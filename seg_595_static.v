==> flow/design.v <==
`timescale  1ns/1ns
module  hc595_ctrl
(
    input   wire            sys_clk     ,    
    input   wire            sys_rst_n   ,    
    input   wire    [5:0]   sel         ,    
    input   wire    [7:0]   seg         ,    
    output  reg             stcp        ,    
    output  reg             shcp        ,    
    output  reg             ds          ,    
    output  wire            oe               
);
reg     [1:0]   cnt_4   ;    
reg     [3:0]   cnt_bit ;    
wire    [13:0]  data    ;    
assign  data = {seg[0],seg[1],seg[2],seg[3],seg[4],seg[5],seg[6],seg[7],sel};
assign oe = ~sys_rst_n;
always@(posedge sys_clk or  negedge sys_rst_n)
    if(sys_rst_n == 1'b0)
        cnt_4 <=  2'd0;
    else    if(cnt_4 == 2'd3)
        cnt_4 <=  2'd0;
    else
        cnt_4 <=  cnt_4 +   1'b1;
always@(posedge sys_clk or  negedge sys_rst_n)
    if(sys_rst_n == 1'b0)
        cnt_bit   <=  4'd0;
    else    if(cnt_4 == 2'd3 && cnt_bit == 4'd13)
        cnt_bit   <=  4'd0;
    else    if(cnt_4  ==  2'd3)
        cnt_bit   <=  cnt_bit   +   1'b1;
    else
        cnt_bit   <=  cnt_bit;
always@(posedge sys_clk or  negedge sys_rst_n)
    if(sys_rst_n == 1'b0)
        stcp    <=  1'b0;
    else    if(cnt_bit == 4'd13 && cnt_4 == 2'd3)
        stcp    <=  1'b1;
    else
        stcp    <=  1'b0;
always@(posedge sys_clk or  negedge sys_rst_n)
    if(sys_rst_n == 1'b0)
        shcp    <=  1'b0;
    else    if(cnt_4 >= 4'd2)
        shcp    <=  1'b1;
    else
        shcp    <=  1'b0;
always@(posedge sys_clk or  negedge sys_rst_n)
    if(sys_rst_n == 1'b0)
        ds  <=  1'b0;
    else    if(cnt_4 == 2'd0)
        ds  <=  data[cnt_bit];
    else
        ds  <=  ds;
endmodule
`timescale  1ns/1ns
module  seg_595_static
(
    input   wire            sys_clk     ,  
    input   wire            sys_rst_n   ,  
    output  wire            stcp        ,   
    output  wire            shcp        ,   
    output  wire            ds          ,  
    output  wire            oe              
);
wire    [5:0]   sel;
wire    [7:0]   seg;
seg_static  seg_static_inst
(
    .sys_clk     (sys_clk   ),   
    .sys_rst_n   (sys_rst_n ),   
    .sel         (sel       ),   
    .seg         (seg       )    
);
hc595_ctrl  hc595_ctrl_inst
(
    .sys_clk     (sys_clk  ),  
    .sys_rst_n   (sys_rst_n),  
    .sel         (sel      ),   
    .seg         (seg      ),   
    .stcp        (stcp     ),   
    .shcp        (shcp     ),   
    .ds          (ds       ),   
    .oe          (oe       )   
);
endmodule
`timescale  1ns/1ns
module  seg_static
(
    input   wire            sys_clk     ,    
    input   wire            sys_rst_n   ,    
    output  reg     [5:0]   sel         ,    
    output  reg     [7:0]   seg              
);
parameter   CNT_WAIT_MAX  =  25'd24_999_999;    
parameter   SEG_0 = 8'b1100_0000,   SEG_1 = 8'b1111_1001,
            SEG_2 = 8'b1010_0100,   SEG_3 = 8'b1011_0000,
            SEG_4 = 8'b1001_1001,   SEG_5 = 8'b1001_0010,
            SEG_6 = 8'b1000_0010,   SEG_7 = 8'b1111_1000,
            SEG_8 = 8'b1000_0000,   SEG_9 = 8'b1001_0000,
            SEG_A = 8'b1000_1000,   SEG_B = 8'b1000_0011,
            SEG_C = 8'b1100_0110,   SEG_D = 8'b1010_0001,
            SEG_E = 8'b1000_0110,   SEG_F = 8'b1000_1110;
parameter   IDLE  = 8'b1111_1111;    
reg             add_flag    ;    
reg     [24:0]  cnt_wait    ;    
reg     [3:0]   num         ;    
always@(posedge sys_clk or  negedge sys_rst_n)
    if(sys_rst_n == 1'b0)
        cnt_wait    <=  25'd0;
    else    if(cnt_wait == CNT_WAIT_MAX)
        cnt_wait    <=  25'd0;
    else
        cnt_wait    <=  cnt_wait + 1'b1;
always@(posedge sys_clk or  negedge sys_rst_n)
    if(sys_rst_n == 1'b0)
        add_flag    <=  1'b0;
    else    if(cnt_wait == CNT_WAIT_MAX)
        add_flag    <=  1'b1;
    else
        add_flag    <=  1'b0;
always@(posedge sys_clk or  negedge sys_rst_n)
    if(sys_rst_n == 1'b0)
        num <=  4'd0;
    else    if(add_flag == 1'b1)
        num <=  num + 1'b1;
    else
        num <=  num;
always@(posedge sys_clk or  negedge sys_rst_n)
    if(sys_rst_n == 1'b0)
        sel <=  6'b000000;
    else
        sel <=  6'b111111;
always@(posedge sys_clk or  negedge sys_rst_n)
    if(sys_rst_n == 1'b0)
        seg    <=  IDLE;
    else    case(num)
        4'd0:   seg    <=  SEG_0;
        4'd1:   seg    <=  SEG_1;
        4'd2:   seg    <=  SEG_2;
        4'd3:   seg    <=  SEG_3;
        4'd4:   seg    <=  SEG_4;
        4'd5:   seg    <=  SEG_5;
        4'd6:   seg    <=  SEG_6;
        4'd7:   seg    <=  SEG_7;
        4'd8:   seg    <=  SEG_8;
        4'd9:   seg    <=  SEG_9;
        4'd10:  seg    <=  SEG_A;
        4'd11:  seg    <=  SEG_B;
        4'd12:  seg    <=  SEG_C;
        4'd13:  seg    <=  SEG_D;
        4'd14:  seg    <=  SEG_E;
        4'd15:  seg    <=  SEG_F;
        default:seg    <=  IDLE ;   
    endcase
endmodule
# Step by step through the tools: seg_595_static
# Tool output for the design above, in the order of the flow.
# Lines are those of the file above, counted from 1.
# Operators carry their Yosys type and port widths (W data, S select, Z words).
# Cell names lack the library's common part.
# Not given: --
# setup
design	seg_595_static
clock_port	sys_clk
lib	sky130hd
corner	tt_025C_1v80

# Word-level counts
# Yosys after proc, flatten, opt, wreduce and memory -nomap, before mapping. Memory bits, and registers merged into a memory's read port (data or address), are not among the register bits. Print and check cells are not counted. Equal cells are merged and count once.
# Memory sizes are those after Yosys's memory passes, which may raise the word count (mostly to a power of two), join words into wider ones and drop unused or constant bits.
# word_totals
regBits	48
mem_bits_ro	112
clocked_rd_ports_x_width	7
mem_count	1
input_bits	2
output_inout_bits	4
word_cells	32
# classes
n_addsub	4
compare	1
n_eq	3
n_shift	1
n_mux	7
logic	1
n_reduce_logical	4
# mem_list
memory	words	width	rd	write_ports	line	text
(no name shown)	16	7	1	0	137	else    case(num)
# ops
operator	n
$add A25 B1 Y25 const B	1
$eq A25 B25 Y1 const B	1
$mux W25	1
$shiftx A14 B4 Y1	1
$add A4 B1 Y4 const B	2
$mux W4	2
$eq A4 B4 Y1 const B	1
$mux W1	3
$add A2 B1 Y2 const B	1
$ge A2 B2 Y1 const B	1
$eq A2 B2 Y1 const B	1
$logic_not A2 Y1	1
$reduce_bool A2 Y1	1
$mux W2	1
$logic_and A1 B1 Y1	1
$not A1 Y1	1
$logic_not A1 Y1	1

# Longest topological paths
# Yosys ltp: most cells in a row. Word level: on the elaborated netlist, between registers, memories and ports. Mapped: between sequential cells and ports; inverters and the memories' decode and read muxes count.
# logic_depth
word_depth	3
abc_area	1
depth_mapped	9
depth_no_buf	9

# Synthesis result
# The flow's flattened synthesis, as Yosys stat reports it; memories are mapped. The netlist is that of the ABC_AREA named above (0 if unset); the other value can give another one.
# Totals and module areas in this step are rounded.
# mapped
mapped_cells	336
mapped_area_um2	2660
seqArea_um2	1180
ff_cells	47
buf_cells	2
# types
type	n	area_total_um2
dfrtp_1	40	1000.96
nand2_1	90	337.824
dfstp_2	7	183.926
inv_1	45	168.912
ha_1	13	162.656
nor2_1	41	153.898
xor2_1	16	140.134
nand3_1	21	105.101
nor2_2	13	81.328
o21ai_0	10	50.048
nand4_1	6	37.536
nor3_1	7	35.034
nor2_4	3	33.782
a21oi_1	4	20.019
buf_12	1	20.019
o211ai_1	2	15.014
nand4_2	1	12.512
or2_2	2	12.512
# Not listed: further types 13, cells in them 14.

# Timing after synthesis
# OpenSTA on the mapped netlist: ideal clock, no wires. The path of least setup slack (recovery checks aside). Input and output delay are each 20% of the period. Register names are those of the netlist, which keeps one name where synthesis merged equal registers.
# synth_timing
path_kind	input to output
start	input sys_rst_n
end	output oe
period_ps	4190
input_delay_ps	838
output_delay_ps	838
t_first_pin_ps	838
t_arrival_ps	909
required_ps	3352
setup_slack_ps	2443
delay_ps	71
stages	1
path_buffers	0
synth_period_reached_ps	1747
# "delay_ps" = arrival - input delay + setup time.
# At an output port there is no setup time.
# "stages": output pins that drive a net of the path, with the launching flip-flop's if there is one; two outputs of one cell count as two.
# "synth_period_reached_ps" is the clock period less the worst setup slack; recovery checks do not enter. This is arithmetic on one report: input and output delays are still those of the set period (20% each).
# The rows between start and end are the longest chain of elaborated cells between them; the timing report does not say that the signal goes this way. Where chains are equally long, one stands for them.
# Each line given opens the expression or statement behind the cell; cells for indexed reads and writes are added by Yosys, which also makes memories of some case tables.
# synth_between
path_cell_list	inv_1
elab_chain_len	1
cells_between	1
cone_classes	logic (1)
# synth_lines
element	line	text
start, declared	60	input   wire            sys_rst_n   ,
$not A1 Y1	17	assign oe = ~sys_rst_n;
end, declared	64	output  wire            oe

# Timing after layout
# Path of least setup slack in the final report of run A (OpenROAD, finished layout, wires in). Where an end is a register, its clock arrival counts in the times.
# The path's times are printed in steps of 10 ps; the period is the one set.
# layout_timing
path_kind	register to register
start	register seg_static_inst.cnt_wait[0]
end	register seg_static_inst.cnt_wait[18]
period_ps	1510
setup_time_ps	100
t_first_pin_ps	300
t_arrival_ps	1620
required_ps	1710
setup_slack_ps	80
stages	8
path_buffers	1
# The rows between start and end are the longest chain of elaborated cells between them; the timing report does not say that the signal goes this way. Where chains are equally long, one stands for them.
# At most two assigning lines are given for a register; there are more.
# layout_between
path_cell_list	dfrtp_1 > ha_2 > nand2_2 > nor2_4 > nand4_2 > nor2_4 > buf_12 > nor2_1
elab_chain_len	2
cells_between	3
cone_classes	add/sub (1); eq/ne (1); mux (1)
# layout_lines
element	line	text
start, declared	106	reg     [24:0]  cnt_wait    ;
start, assigned	110	cnt_wait    <=  25'd0;
start, assigned	114	cnt_wait    <=  cnt_wait + 1'b1;
$add A25 B1 Y25	114
$mux W25	111	else    if(cnt_wait == CNT_WAIT_MAX)
end, assigned	110
end, assigned	114
end, declared	106

# Settings and measured results of 2 stored flow runs for module seg_595_static (sky130hd), not sorted in any way. The constraints put input and output delay at 20% of the set period each and load the outputs with 0.01 pF.
# "clock_period_reached_ps" means the clock period less the worst setup slack. The figure is calculated, with input and output delays left at 20% of the set period.
# "worstPathTime_ps" = time allowed to the worst setup path (clock period - input delay - output delay, where it has them) - its slack; a late launch clock adds to it, a late capture clock takes from it.
# By "total_power_mw" is meant OpenSTA's value without simulated activity: inputs other than the clock are taken to toggle once in ten clock periods, and the tool carries that through the logic.
# "worstPathTime_ps" is given in steps of 10 ps.
# The measured numbers are rounded.
# A setting shown as -- is not set for that run.
run name	period_ns	CORE_UTILIZATION	SETUP_SLACK_MARGIN	PLACE_DENSITY_LB_ADDON	ABC_AREA	GPL_TIMING_DRIVEN	GPL_ROUTABILITY_DRIVEN	CAP_MARGIN	CORE_MARGIN	SLEW_MARGIN	stdcell_area_um2	total_power_mw	clock_period_reached_ps	final_util_pct	die_footprint_um2	timing.setup.tns_ps	worstPathTime_ps	worstPathKind	fin_ws_ps	ys_area_um2
run A	1.51	65	0.0	0.18	1	1	1	0	2	20	2970	2.38	1426	74.8	4620	0	1430	register to register	84	2660
run B	2.06	44	--	--	--	--	--	20	2	20	2620	1.49	1995	51.3	5920	0	2000	register to register	65	2340
